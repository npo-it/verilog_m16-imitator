==> flow/design.v <==
module M4(
	input reset,
	input clk,										 
	input [11:0]iData,
	output reg oSwitch,
	output reg oRdEn,
	output reg [8:0]oAddr,
	output reg oSerial,
	output reg [11:0]oParallel,
	output reg oValid,
	output reg oLCB1_rq,
	output reg oLCB2_rq,
	output reg oLCB3_rq,
	output reg oLCB4_rq,
	output reg [4:0]oLCB_num
);
reg [23:0]outWrd;
reg [1:0]cntDiv;
reg [4:0]cntBit;
reg [1:0]cntWrd;
reg [6:0]cntPhr;
reg [4:0]cntGrp;
reg [8:0]cntMem;
reg [1:0]cntCcl;
wire [23:0]iDoubled;
reg [3:0]cnt1Sec;
reg [3:0]cnt10Sec;
reg [3:0]cnt100Sec;
reg [3:0]cnt1000Sec;
reg [11:0]cntLCBrq;
wire [11:0]oSingled;
assign iDoubled = {iData[11],iData[11],iData[10],iData[10],iData[9],iData[9],iData[8],iData[8],iData[7],iData[7],iData[6],iData[6],iData[5],iData[5],iData[4],iData[4],iData[3],iData[3],iData[2],iData[2],iData[1],iData[1],iData[0],iData[0]};
assign oSingled = {outWrd[22], outWrd[20], outWrd[18], outWrd[16], outWrd[14], outWrd[12], outWrd[10], outWrd[8], outWrd[6], outWrd[4], outWrd[2], outWrd[0]};
always@(posedge clk or negedge reset) begin
if (~reset) begin  
	cntDiv <= 1;
	cntBit <= 0;
	cntWrd <= 0;
	cntPhr <= 0;
	cntGrp <= 0;
	cntMem <= 1;
	cntCcl <= 0;
	cnt1Sec <= 0;
	cnt10Sec <= 0;
	cnt100Sec <= 0;
	cnt1000Sec <= 0;
	cntLCBrq <= 0;
	oLCB_num <= 0;
	oLCB1_rq <= 0;
	oLCB2_rq <= 0;
	oLCB3_rq <= 0;
	oLCB4_rq <= 0;
	oSwitch <= 0;
	oParallel <= 0;
	oSerial <= 0;
	oValid <= 0;
end else begin	 
	cntDiv <= cntDiv + 1'b1;
	case (cntDiv)									 
		0: 	begin
			oSerial <= outWrd[(23-cntBit)];			 
			if (cntBit == 0) begin
				oParallel <= oSingled;
				oValid <= 1;
			end else oValid <= 0;
		end
		1:	begin
			if (cntBit == 23) begin					 
				oAddr <= cntMem;
				oRdEn <= 1;							 
				outWrd <= 24'd0;					 
			end
			cntBit <= cntBit + 1'b1;				 
		end
		2:	if (cntBit == 24) begin					 
				cntBit <= 0;						 
				outWrd <= iDoubled;					 
				if (cntMem == 0) begin oSwitch <= ~oSwitch; end 
				cntMem <= cntMem + 1'b1;			 
				cntWrd <= cntWrd + 1'b1;
				if (cntWrd == 3) begin		 
					cntPhr <= cntPhr + 1'b1;
					if (cntPhr == 127) begin		 
						cntGrp <= cntGrp + 1'b1;
						if (cntGrp == 31) begin		 
							cntCcl <= cntCcl + 1'b1;
							if (cntCcl == 3) begin		 
								cnt1Sec <= cnt1Sec + 1'b1;
								if (cnt1Sec == 9) begin		 
									cnt1Sec <= 0;
									if (cnt10Sec == 9) begin	 
										cnt10Sec <= 0;
										if (cnt100Sec == 9) begin		 
											cnt100Sec <= 0;
											if (cnt1000Sec == 9) begin
												cnt1000Sec <= 0; 
											end else begin cnt1000Sec <= cnt1000Sec + 1'b1; end
										end else begin cnt100Sec <= cnt100Sec + 1'b1; end
									end else begin cnt10Sec <= cnt10Sec + 1'b1; end
								end 
							end 
						end 
					end 
				end 
			end
		3: begin
			oRdEn <= 0;
			if (cntBit == 0) begin					
				case (cntPhr)							 
					0,2,4,6,8,10,12,14,16,18,20,22,24,26,28,30,32,34,36,38,40,42,44,46,48,50,52,54,56,58,60,62,64,66,68,70,72,74,76,78,80,82,84,86,88,90,92,94,96,98,100,102,104,106,108,110,112,114,116,118,120,122,124,126:
					if (cntWrd == 0) begin outWrd <= (outWrd | 24'b100000000000000000000000); end
				endcase
				case (cntGrp)
					31:	begin							 
						case (cntPhr)
							113,121,123,127: if (cntWrd == 0) begin outWrd <= (outWrd | 24'b110000000000000000000000); 	end
						endcase
					end
					default: begin						 
						case (cntPhr)
							115,117,119,125: if (cntWrd == 0) begin outWrd <= (outWrd | 24'b110000000000000000000000); end
						endcase
					end
				endcase
				case (cntCcl)							 
					0:	if (cntGrp == 0)
							if (cntPhr == 15)
								if (cntWrd == 0) begin outWrd <= (outWrd | 24'b110000000000000000000000); end
				endcase
			end
			cntDiv <= 0;
		end
	endcase
	cntLCBrq <= cntLCBrq + 1'b1;
	case (cntLCBrq)
		0: oLCB1_rq <= 1;
		20: oLCB1_rq <= 0;
		600: oLCB2_rq <= 1;
		620: oLCB2_rq <= 0;
		1200: oLCB3_rq <= 1;
		1220: oLCB3_rq <= 0;
		1800: oLCB4_rq <= 1;
		1820: oLCB4_rq <= 0;
		3021: oLCB_num <= oLCB_num + 1'b1;
		3071: cntLCBrq <= 0;
	endcase
end
end
endmodule
# Tool chain data of M4
# The steps from the RTL of M4 to its reports follow in flow order.
# Lines are those of the file above, counted from 1.
# Operators carry their Yosys type and port widths (W data, S select, Z words).
# Library cell names are shortened.
setup:
  design: "M4"
  clock_port: "clk"
  cell_library: "sky130hd"
  pvt_corner: "tt_025C_1v80"

# Word level
# Source: Yosys, flattened and elaborated, memories not mapped. Widths are those after wreduce. Registers that Yosys merges into a memory's read port (data or address) are not register bits. Print and check cells do not count. Equal cells are merged and count once.
bits:
  register_bits: 102
  in_bits: 14
  wordCells: 179
classes:
  n_addsub: 10
  eq_ne: 92
  shift: 1
  muxes: 25
  logic: 1
  reduce_logical: 29
op_table:
  columns: ["operator", "n"]
  rows:
  - ["$mux W24", 13]
  - ["$eq A7 B7 Y1 const B", 40]
  - ["$eq A7 B6 Y1 const B", 16]
  - ["$pmux W24 S3", 1]
  - ["$reduce_or A64 Y1", 1]
  - ["$eq A7 B5 Y1 const B", 8]
  - ["$eq A12 B11 Y1 const B", 4]
  - ["$eq A7 B4 Y1 const B", 5]
  - ["$eq A12 B10 Y1 const B", 2]
  - ["$eq A12 B12 Y1 const B", 2]
  - ["$shiftx A24 B6 Y1", 1]
  - ["$add A5 B1 Y5 const B", 3]
  - ["$eq A5 B5 Y1 const B", 3]
  - ["$eq A7 B3 Y1 const B", 2]
  - ["$add A12 B1 Y12 const B", 1]
  - ["$eq A12 B5 Y1 const B", 1]
  - ["$logic_not A12 Y1", 1]
  - ["$reduce_bool A2 Y1", 6]
  - ["$reduce_and A3 Y1", 4]
  - ["$mux W12", 1]
  - ["$logic_not A5 Y1", 2]
  - ["$reduce_and A5 Y1", 2]
  - ["$pmux W5 S2", 1]
  - ["$pmux W1 S2", 5]
  - ["$add A9 B1 Y9 const B", 1]
  - ["$logic_not A9 Y1", 1]
  - ["$reduce_or A4 Y1", 2]
  - ["$add A7 B1 Y7 const B", 1]
# Not listed: further kinds 17, cells in them 28.

# Longest topological paths
# Yosys ltp: most cells in a row. Word level: on the elaborated netlist, between registers, memories and ports. Mapped: between sequential cells and ports; inverters and the memories' decode and read muxes count.
depth:
  word_depth: 12
  abc_area: 0
  mapped_depth: 8
  mapped_depth_nobuf: 7

# After synthesis
# The flow's flattened synthesis, as Yosys stat reports it; memories are mapped. The netlist is that of the ABC_AREA named above (0 if unset); the other value can give another one.
types:
  columns: ["cell", "n", "type_area_um2"]
  rows:
  - ["dfrtp_1", 66, 1.65E+03]
  - ["edfxtp_1", 23, 690.662]
  - ["ha_1", 25, 312.8]
  - ["xnor2_1", 23, 201.443]
  - ["mux2_2", 15, 168.912]
  - ["xor2_1", 14, 122.618]
  - ["inv_1", 29, 108.854]
  - ["nand2_1", 27, 101.347]
  - ["nand3_1", 16, 80.077]
  - ["nor2_1", 20, 75.072]
  - ["and2_1", 11, 68.816]
  - ["dfstp_2", 2, 52.55]
  - ["mux4_2", 2, 45.043]
  - ["nor3_1", 9, 45.043]
  - ["nand4_1", 7, 43.792]
  - ["o21ai_0", 8, 40.038]
  - ["nor4_2", 3, 37.536]
  - ["mux2_1", 3, 33.782]
# Other cell types: 38; their cells: 67.
synth_totals:
  stdcells: 370
  mapped_area_um2: 4409.2
  flip_flops: 91

# Worst setup path after synthesis
# Source: OpenSTA report_checks on the synthesized netlist (no wires, ideal clock, input and output delay 20% of the period each), path of least setup slack; recovery checks are left aside. Register names are those of the netlist, which keeps one name where synthesis merged equal registers.
synth_path:
  path_kind: "register to register"
  startpoint: "reg cntBit[1]"
  endpoint: "reg outWrd[11]"
  clock_period_ps: 2620
  launch_ps: 0
  arrival_ps: 1754
  path_slack_ps: 488
  delay_ps: 2132
  driving_pins: 7
  synth_period_reached_ps: 2132
# "delay_ps" is the arrival time less input delay plus setup time.
# "driving_pins": output pins that drive a net of the path, with the launching flip-flop's if there is one; two outputs of one cell count as two.
# "synth_period_reached_ps" is the clock period less the worst setup slack; recovery checks do not enter. This is arithmetic on one report: input and output delays are still those of the set period (20% each).
# The rows between start and end are the longest chain of elaborated cells between them; the timing report does not say that the signal goes this way. Where chains are equally long, one stands for them.
# A line is the first line of the expression or statement that the cell stems from. Yosys adds cells for indexed reads and writes and turns some case tables into memories.
# At most two assigning lines are given for a register; there are more.
# The path ends at the enable pin of a flip-flop; only ways to that pin are counted.
synth_via:
  path_cell_list: "dfrtp_1 -> clkbuf_1 -> inv_1 -> ha_1 -> and4b_1 -> o221ai_1 -> nor2_1"
  elab_chain_len: 3
  cells_between: 7
  classes_between: "5 x eq/ne; 2 x reduce/logical"
synth_lines:
  columns: ["item", "line", "text"]
  rows:
  - ["start: declaration", 19, "reg [4:0]cntBit;"]
  - ["start: assignment", 37, "cntBit <= 0;"]
  - ["start: assignment", 73, "cntBit <= cntBit + 1'b1;"]
  - ["$logic_not A5 Y1", 108, "if (cntBit == 0) begin"]
  - ["$ne A2 B2 Y1", null, null]
  - ["$reduce_and A6 Y1", null, null]
  - ["end: assignment", 111, "if (cntWrd == 0) begin outWrd <= (outWrd | 24'b100000000000000000000000); end"]
  - ["end: assignment", 116, "113,121,123,127: if (cntWrd == 0) begin outWrd <= (outWrd | 24'b110000000000000000000000); end"]
  - ["end: declaration", 17, "reg [23:0]outWrd;"]

# Worst path after layout
# Path of least setup slack in the final report of run 1 (OpenROAD, finished layout, wires in). Where an end is a register, its clock arrival counts in the times.
# The report prints the path's times to 10 ps; the period is as set.
layout_path:
  path_kind: "register to register"
  startpoint: "reg cntBit[3]"
  endpoint: "reg outWrd[11]"
  clock_period_ps: 2230
  launch_ps: 330
  arrival_ps: 2150
  path_slack_ps: 110
  driving_pins: 8
# The rows between start and end are the longest chain of elaborated cells between them; the timing report does not say that the signal goes this way. Where chains are equally long, one stands for them.
# At most two assigning lines are given for a register; there are more.
# The path ends at the enable pin of a flip-flop; only ways to that pin are counted.
layout_via:
  path_cell_list: "dfrtp_1 -> inv_1 -> ha_1 -> nand2_1 -> nor3_1 -> o221ai_1 -> nor2_1 -> buf_4"
  elab_chain_len: 3
  cells_between: 7
  classes_between: "5 x eq/ne; 2 x reduce/logical"
layout_lines:
  columns: ["item", "line", "text"]
  rows:
  - ["start: declaration", 19, "reg [4:0]cntBit;"]
  - ["start: assignment", 37, "cntBit <= 0;"]
  - ["start: assignment", 73, "cntBit <= cntBit + 1'b1;"]
  - ["$logic_not A5 Y1", 108, "if (cntBit == 0) begin"]
  - ["$ne A2 B2 Y1", null, null]
  - ["$reduce_and A6 Y1", null, null]
  - ["end: assignment", 111, "if (cntWrd == 0) begin outWrd <= (outWrd | 24'b100000000000000000000000); end"]
  - ["end: assignment", 116, "113,121,123,127: if (cntWrd == 0) begin outWrd <= (outWrd | 24'b110000000000000000000000); end"]
  - ["end: declaration", 17, "reg [23:0]outWrd;"]

# Top module M4; platform sky130hd; tools Yosys and OpenROAD; 2 stored runs in no particular order. Input and output delays are each 20% of the period that was set; the output load is 0.01 pF.
# By "worst_setup_path_time_ps" is meant the share of the clock period that the worst setup path is allowed (20% is reserved at inputs, 20% at outputs), minus its slack. Clock arrival times at its registers enter into it.
# "worst_setup_path_time_ps" is given in steps of 10 ps.
runs:
  - name: "run 1"
    settings:
      period_ns: 2.23
      CORE_UTILIZATION: 62
      PLACE_DENSITY_LB_ADDON: 0.22
      HOLD_SLACK_MARGIN: 0.08
      CORE_ASPECT_RATIO: 1.9
      CORE_MARGIN: 2
      CTS_CLUSTER_SIZE: 68
      CTS_CLUSTER_DIAMETER: 354
      CAP_MARGIN: 20
      SLEW_MARGIN: 20
    results:
      synth_area_um2: 4409.2
      dieArea_um2: 7837.2
      post_route_stdcell_area_um2: 5328.9
      fin_ws_ps: 112
      worst_setup_path_time_ps: 2120
      critical_path_kind: "register to register"
  - name: "run 2"
    settings:
      period_ns: 2.92
      CORE_UTILIZATION: 17
      PLACE_DENSITY_LB_ADDON: 0.06
      TNS_END_PERCENT: 55
      ABC_AREA: 0
      GPL_TIMING_DRIVEN: 0
      CTS_CLUSTER_SIZE: 97
      CTS_CLUSTER_DIAMETER: 374
      CAP_MARGIN: 15
      CORE_MARGIN: 2
      SLEW_MARGIN: 20
    results:
      synth_area_um2: 4409.2
      dieArea_um2: 27241.5
      post_route_stdcell_area_um2: 5629.1
      fin_ws_ps: 471
      worst_setup_path_time_ps: 2450
      critical_path_kind: "register to register"
